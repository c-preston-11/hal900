==> flow/design.v <==
module freqdiv(input in,output reg out);
reg [8:0] counter;       
always @(posedge in) 
	if (counter < 500)    
begin
	counter <= counter + 1;
	end
else
	begin
	counter <= 0;       
	out <= ~out;          
	end
endmodule
# From RTL to reports: freqdiv

What the tools print for freqdiv, step after step.
Lines are those of the file above, counted from 1.
Cell names lack the library's common part.
The mark - stands for no value.

Design top: freqdiv
Clock input: in
Standard-cell library: sky130hd
Corner: tt_025C_1v80

# After elaboration

Counts by Yosys on the flattened word-level netlist (proc, flatten, opt, wreduce; memories kept). Register bits leave out memories and registers merged into their read ports (data or address); mux counts leave out enables and synchronous resets folded into registers. Print and check cells are left out. Cells with the same type and inputs are merged into one.

Bitwise operators: 1
Add/subtract/negate cells: 1
Magnitude comparators: 1

Operators with widths:

| cell                                                   | count |
| 9-bit by 1-bit adder with 9-bit output with constant B | 1 |
| 9-bit less-than comparator with constant B             | 1 |
| 1-bit inverter                                         | 1 |

Input port bits: 1
Flip-flop bits (word level): 10
Cells after elaboration: 5
Output and inout bits: 1

# Longest topological paths

Yosys ltp: most cells in a row. Word level: on the elaborated netlist, between registers, memories and ports. Mapped: between sequential cells and ports; inverters and the memories' decode and read muxes count.

Depth in word-level cells: 1
ABC_AREA: 1
Gate-level depth with buffers: 6
Gate-level depth less buffers: 6

# Synthesis result

The flow's flattened synthesis, as Yosys stat reports it; memories are mapped. The netlist is that of the ABC_AREA named above (0 if unset); the other value can give another one.
The area totals of this step are shown rounded.

Area of sequential cells: 210 um^2
Chip area (Yosys): 474 um^2
Mapped flip-flops: 10
Cell count: 63

Cells by type:

| type     | count |
| dfxtp_1  | 9 |
| nand2_1  | 14 |
| nor2_1   | 10 |
| nor2_2   | 6 |
| edfxtp_1 | 1 |
| inv_1    | 8 |
| nand3_1  | 5 |
| nand3_4  | 1 |
| ha_1     | 1 |
| nor2_4   | 1 |
| a21oi_1  | 2 |
| xnor2_1  | 1 |
| inv_4    | 1 |
| nand2_2  | 1 |
| o21ai_0  | 1 |
| inv_2    | 1 |

# Worst setup path after synthesis

Source: OpenSTA report_checks on the synthesized netlist (no wires, ideal clock, input and output delay 20% of the period each), path of least setup slack; recovery checks are left aside. Register names are those of the netlist, which keeps one name where synthesis merged equal registers.

Path type: reg2reg
Start point: register counter[5]
End point: register out
Arrival: 734 ps
Buffers on the path: 0
Time at the first pin: 0 ps
Delay of the path: 1030 ps
Path slack: 589 ps
Driving pins on the path: 5
Clock period: 1620 ps
Period reached after synthesis: 1031 ps

"delay of the path" = arrival - input delay + setup time.
"driving pins on the path" counts driving pins, that of a launching flip-flop among them; a cell with two outputs on the path counts twice.
"period reached after synthesis" = period - worst setup slack (recovery checks aside). The figure is calculated, with input and output delays left at 20% of the set period.
The rows between start and end are the longest chain of elaborated cells between them; the timing report does not say that the signal goes this way. Where chains are equally long, one stands for them.
Each line given opens the expression or statement behind the cell; cells for indexed reads and writes are added by Yosys, which also makes memories of some case tables.

Cell sequence: dfxtp_1 nand2_2 nor2_4 nand3_4 inv_4
Cells in the longest elaborated chain: 1

Ends and longest elaborated chain, after synthesis:

| element                    | line | text |
| start: declaration         | 2    | `reg [8:0] counter;` |
| start: assignment          | 6    | `counter <= counter + 1;` |
| start: assignment          | 10   | `counter <= 0;` |
| 9-bit less-than comparator | 4    | `if (counter < 500)` |
| end: assignment            | 11   | `out <= ~out;` |
| end: declaration           | 1    | `module freqdiv(input in,output reg out);` |

# Worst path after layout

From the final timing report of flow run 2: the path of least setup slack in the routed layout; clock arrival at registers is part of the times.
The report prints the path's times to 10 ps; the period is as set.

Path type: reg2out
Start point: register out
End point: output port out
Driving pins on the path: 2
Time at the first pin: 270 ps
Path slack: 160 ps
Clock period: 1650 ps
Arrival: 1160 ps
Buffers on the path: 1

Cell sequence: edfxtp_1 clkdlybuf4s50_1
Cells in the longest elaborated chain: 0

Ends and longest elaborated chain, after layout:

| element            | line | text |
| start: declaration | 1    | `module freqdiv(input in,output reg out);` |
| start: assignment  | 11   | `out <= ~out;` |
| end: declaration   | 1    |  |

Below are 2 stored runs of the flow (Yosys, OpenROAD; platform sky130hd) on freqdiv, each with its settings and what was measured, unordered. Constraints: input delay and output delay 20% of the set period each, output load 0.01 pF.
By "reached clock period" is meant the clock period of the run minus its worst setup slack. This is arithmetic on one report: input and output delays are still those of the set period (20% each).
"critical setup path time" is the time allowed to the run's worst setup path (the clock period less input and output delay, where it has them) less its slack. Clock arrival times count: a late capture clock shortens it, a late launch clock lengthens it.
By "power" is meant OpenSTA's value without simulated activity: inputs other than the clock are taken to toggle once in ten clock periods, and the tool carries that through the logic.
"critical setup path time" is known to 10 ps.
The measured numbers are rounded.
Settings: n/a = not set for that run.
Among the results, n/a means that no value is shown for the run.

| item                                      | flow run 1 | flow run 2 |
| period_ns                                 | 1.24       | 1.65       |
| CORE_UTILIZATION                          | 64         | 32         |
| CAP_MARGIN                                | 20         | 15         |
| CORE_MARGIN                               | 2          | 2          |
| SLEW_MARGIN                               | 20         | 20         |
| SETUP_SLACK_MARGIN                        | n/a        | -0.1       |
| PLACE_DENSITY                             | n/a        | 0.92       |
| TNS_END_PERCENT                           | n/a        | 60         |
| ABC_AREA                                  | n/a        | 1          |
| GPL_TIMING_DRIVEN                         | n/a        | 1          |
| GPL_ROUTABILITY_DRIVEN                    | n/a        | 0          |
| critical setup path time (ps)             | n/a        | 1160       |
| critical path kind                        | n/a        | reg2out    |
| worst-case hold slack (ps)                | n/a        | 474        |
| total negative slack on setup checks (ps) | n/a        | 0          |
| reached clock period (ps)                 | n/a        | 1494       |
| power (uW)                                | n/a        | 420        |
| post-route utilization (%)                | n/a        | 39.2       |
| std-cell area (final layout) (um^2)       | n/a        | 529        |
| cell area after synthesis (um^2)          | n/a        | 474        |
| setup slack of the worst path (ps)        | n/a        | 156        |
| total die area (um^2)                     | n/a        | 1810       |

Flow run 1: no final report: floorplanning broke off with PDN-0185
