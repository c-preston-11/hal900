==> flow/design.v <==
module pwmbox1 (input clk, output [1:0] out);
reg [9:0] counter = 0;         
reg [1:0] pwmout;              
always@(posedge clk)         
begin
	if (counter < 1000)          
		 counter <= counter + 1;           
	else 
		 counter <= 0;
			if (counter < 57)                 
					pwmout[1] <= 1;
			else
					pwmout[1] <= 0;
			if (counter < 27)                 
					pwmout[0] <= 1;
			else 
					pwmout[0] <= 0;
end	
assign out[1] = pwmout[1];          
assign out[0] = pwmout[0];
endmodule
# Tool chain data of pwmbox1
# What the tools print for pwmbox1, step after step.
# Lines are those of the file above, counted from 1.
# Operators: Yosys type, input widths -> output width; for muxes data width and select width s.
# Library cell names are shortened.
# The mark - stands for no value.
[setup] top="pwmbox1" clock_port="clk" cell_library="sky130hd" lib_corner="tt_025C_1v80"

# Elaborated design
# Source: Yosys, flattened and elaborated, memories not mapped. Widths are those after wreduce; folded enables and synchronous resets count as part of the registers. Registers that Yosys merges into a memory's read port (data or address) are not register bits. Print and check cells do not count. Equal cells are merged and count once.
[word_totals] ff_bits=12 input_bits=1 out_inout_bits=2 elab_cells=8
[classes] add_sub_neg=1 compare=3 n_mux=2
[ops] cell="$add 10x1->10 const B" n=1
[ops] cell="$lt 10x10->1 const B" n=1
[ops] cell="$lt 10x5->1 const B" n=1
[ops] cell="$lt 10x6->1 const B" n=1
[ops] cell="$mux 1" n=2

# Depth
# Yosys ltp: most cells in a row. Word level: on the elaborated netlist, between registers, memories and ports. Mapped: between sequential cells and ports; inverters and the memories' decode and read muxes count.
[depth] word_depth=2 abc_area=0 ltp_mapped=4 depth_no_buf=4

# Synthesis result
# Yosys stat after the flow's synthesis: flattened, memories mapped to cells. It holds for the ABC_AREA given above (unset counts as 0); a run with the other value may have another netlist.
[mapped] cell_count=63 yosys_area_um2=560.5 sequential_area_um2=240.2 ffs=12 buffers=1
[by_type] cell="dfxtp_1" n=12 type_area_um2=240.23
[by_type] cell="nor2_1" n=9 type_area_um2=33.782
[by_type] cell="inv_1" n=8 type_area_um2=30.029
[by_type] cell="xnor2_1" n=3 type_area_um2=26.275
[by_type] cell="ha_1" n=2 type_area_um2=25.024
[by_type] cell="o221ai_1" n=2 type_area_um2=17.517
[by_type] cell="nor3_4" n=1 type_area_um2=16.266
[by_type] cell="nand3_1" n=3 type_area_um2=15.014
[by_type] cell="o21ai_0" n=3 type_area_um2=15.014
[by_type] cell="or4_1" n=2 type_area_um2=15.014
[by_type] cell="nand4_2" n=1 type_area_um2=12.512
[by_type] cell="or3_1" n=2 type_area_um2=12.512
[by_type] cell="nand2_1" n=3 type_area_um2=11.261
[by_type] cell="or4_4" n=1 type_area_um2=11.261
[by_type] cell="a21oi_1" n=2 type_area_um2=10.01
[by_type] cell="nand3_2" n=1 type_area_um2=10.01
[by_type] cell="a21oi_2" n=1 type_area_um2=8.758
[by_type] cell="o311ai_0" n=1 type_area_um2=8.758
# Other cell types: 6; their cells: 6.

# Path before layout
# Path of least setup slack by OpenSTA after synthesis, without wires, with an ideal clock, recovery checks aside; 20% of the period is set as input and as output delay. Where synthesis merged equal registers, the netlist keeps one of their names.
[synth_timing] kind="reg2reg" from="register counter[0]" to="register counter[8]" clock_period_ns=1.45 setup_ns=0.066 t_first_pin_ns=0.000 arrival_ns=1.197 required_time_ns=1.384 setup_slack_ns=0.187 path_delay_ns=1.263 path_stages=5 n_path_buf=0 synth_period_reached_ns=1.263
# "path_delay_ns" = arrival - input delay + setup time.
# "path_stages" counts driving pins, that of a launching flip-flop among them; a cell with two outputs on the path counts twice.
# "synth_period_reached_ns" is the clock period less the worst setup slack; recovery checks do not enter. This is arithmetic on one report: input and output delays are still those of the set period (20% each).
# The rows between start and end are the longest chain of elaborated cells between them; the timing report does not say that the signal goes this way. Where chains are equally long, one stands for them.
# Each line given opens the expression or statement behind the cell; cells for indexed reads and writes are added by Yosys, which also makes memories of some case tables.
[synth_via] path_cell_list="dfxtp_1 ha_1 nand2_1 or4_4 a21oi_2" elab_chain_cells=1 cone_cells=2 lines_between=2 cone_classes="1 x add/sub; 1 x compare"
[synth_rtl] item="start: declaration" line=2 rtl="reg [9:0] counter = 0;"
[synth_rtl] item="start: assignment" line=7 rtl="counter <= counter + 1;"
[synth_rtl] item="start: assignment" line=9 rtl="counter <= 0;"
[synth_rtl] item="$add 10x1->10" line=7
[synth_rtl] item="end: assignment" line=7
[synth_rtl] item="end: assignment" line=9
[synth_rtl] item="end: declaration" line=2

Add stored flow runs of pwmbox1

pwmbox1 through Yosys and OpenROAD on sky130hd: 2 stored runs, unordered, with their settings. The constraints put input and output delay at 20% of the set period each and load the outputs with 0.01 pF.
[run A] settings: period_ns=0.84, CORE_UTILIZATION=68, CORE_ASPECT_RATIO=1.03, CELL_PAD_IN_SITES_GLOBAL_PLACEMENT=3, TNS_END_PERCENT=5, CTS_CLUSTER_DIAMETER=206, CAP_MARGIN=20, CORE_MARGIN=2, SLEW_MARGIN=20
[run A] result: did not finish, floorplanning stopped with PDN-0185
[run B] settings: period_ns=2.2, CORE_UTILIZATION=70, PLACE_DENSITY=0.46, CTS_CLUSTER_SIZE=78, MAX_ROUTING_LAYER=met4, CAP_MARGIN=20, CORE_MARGIN=2, SLEW_MARGIN=20
[run B] result: did not finish, floorplanning stopped with PDN-0185
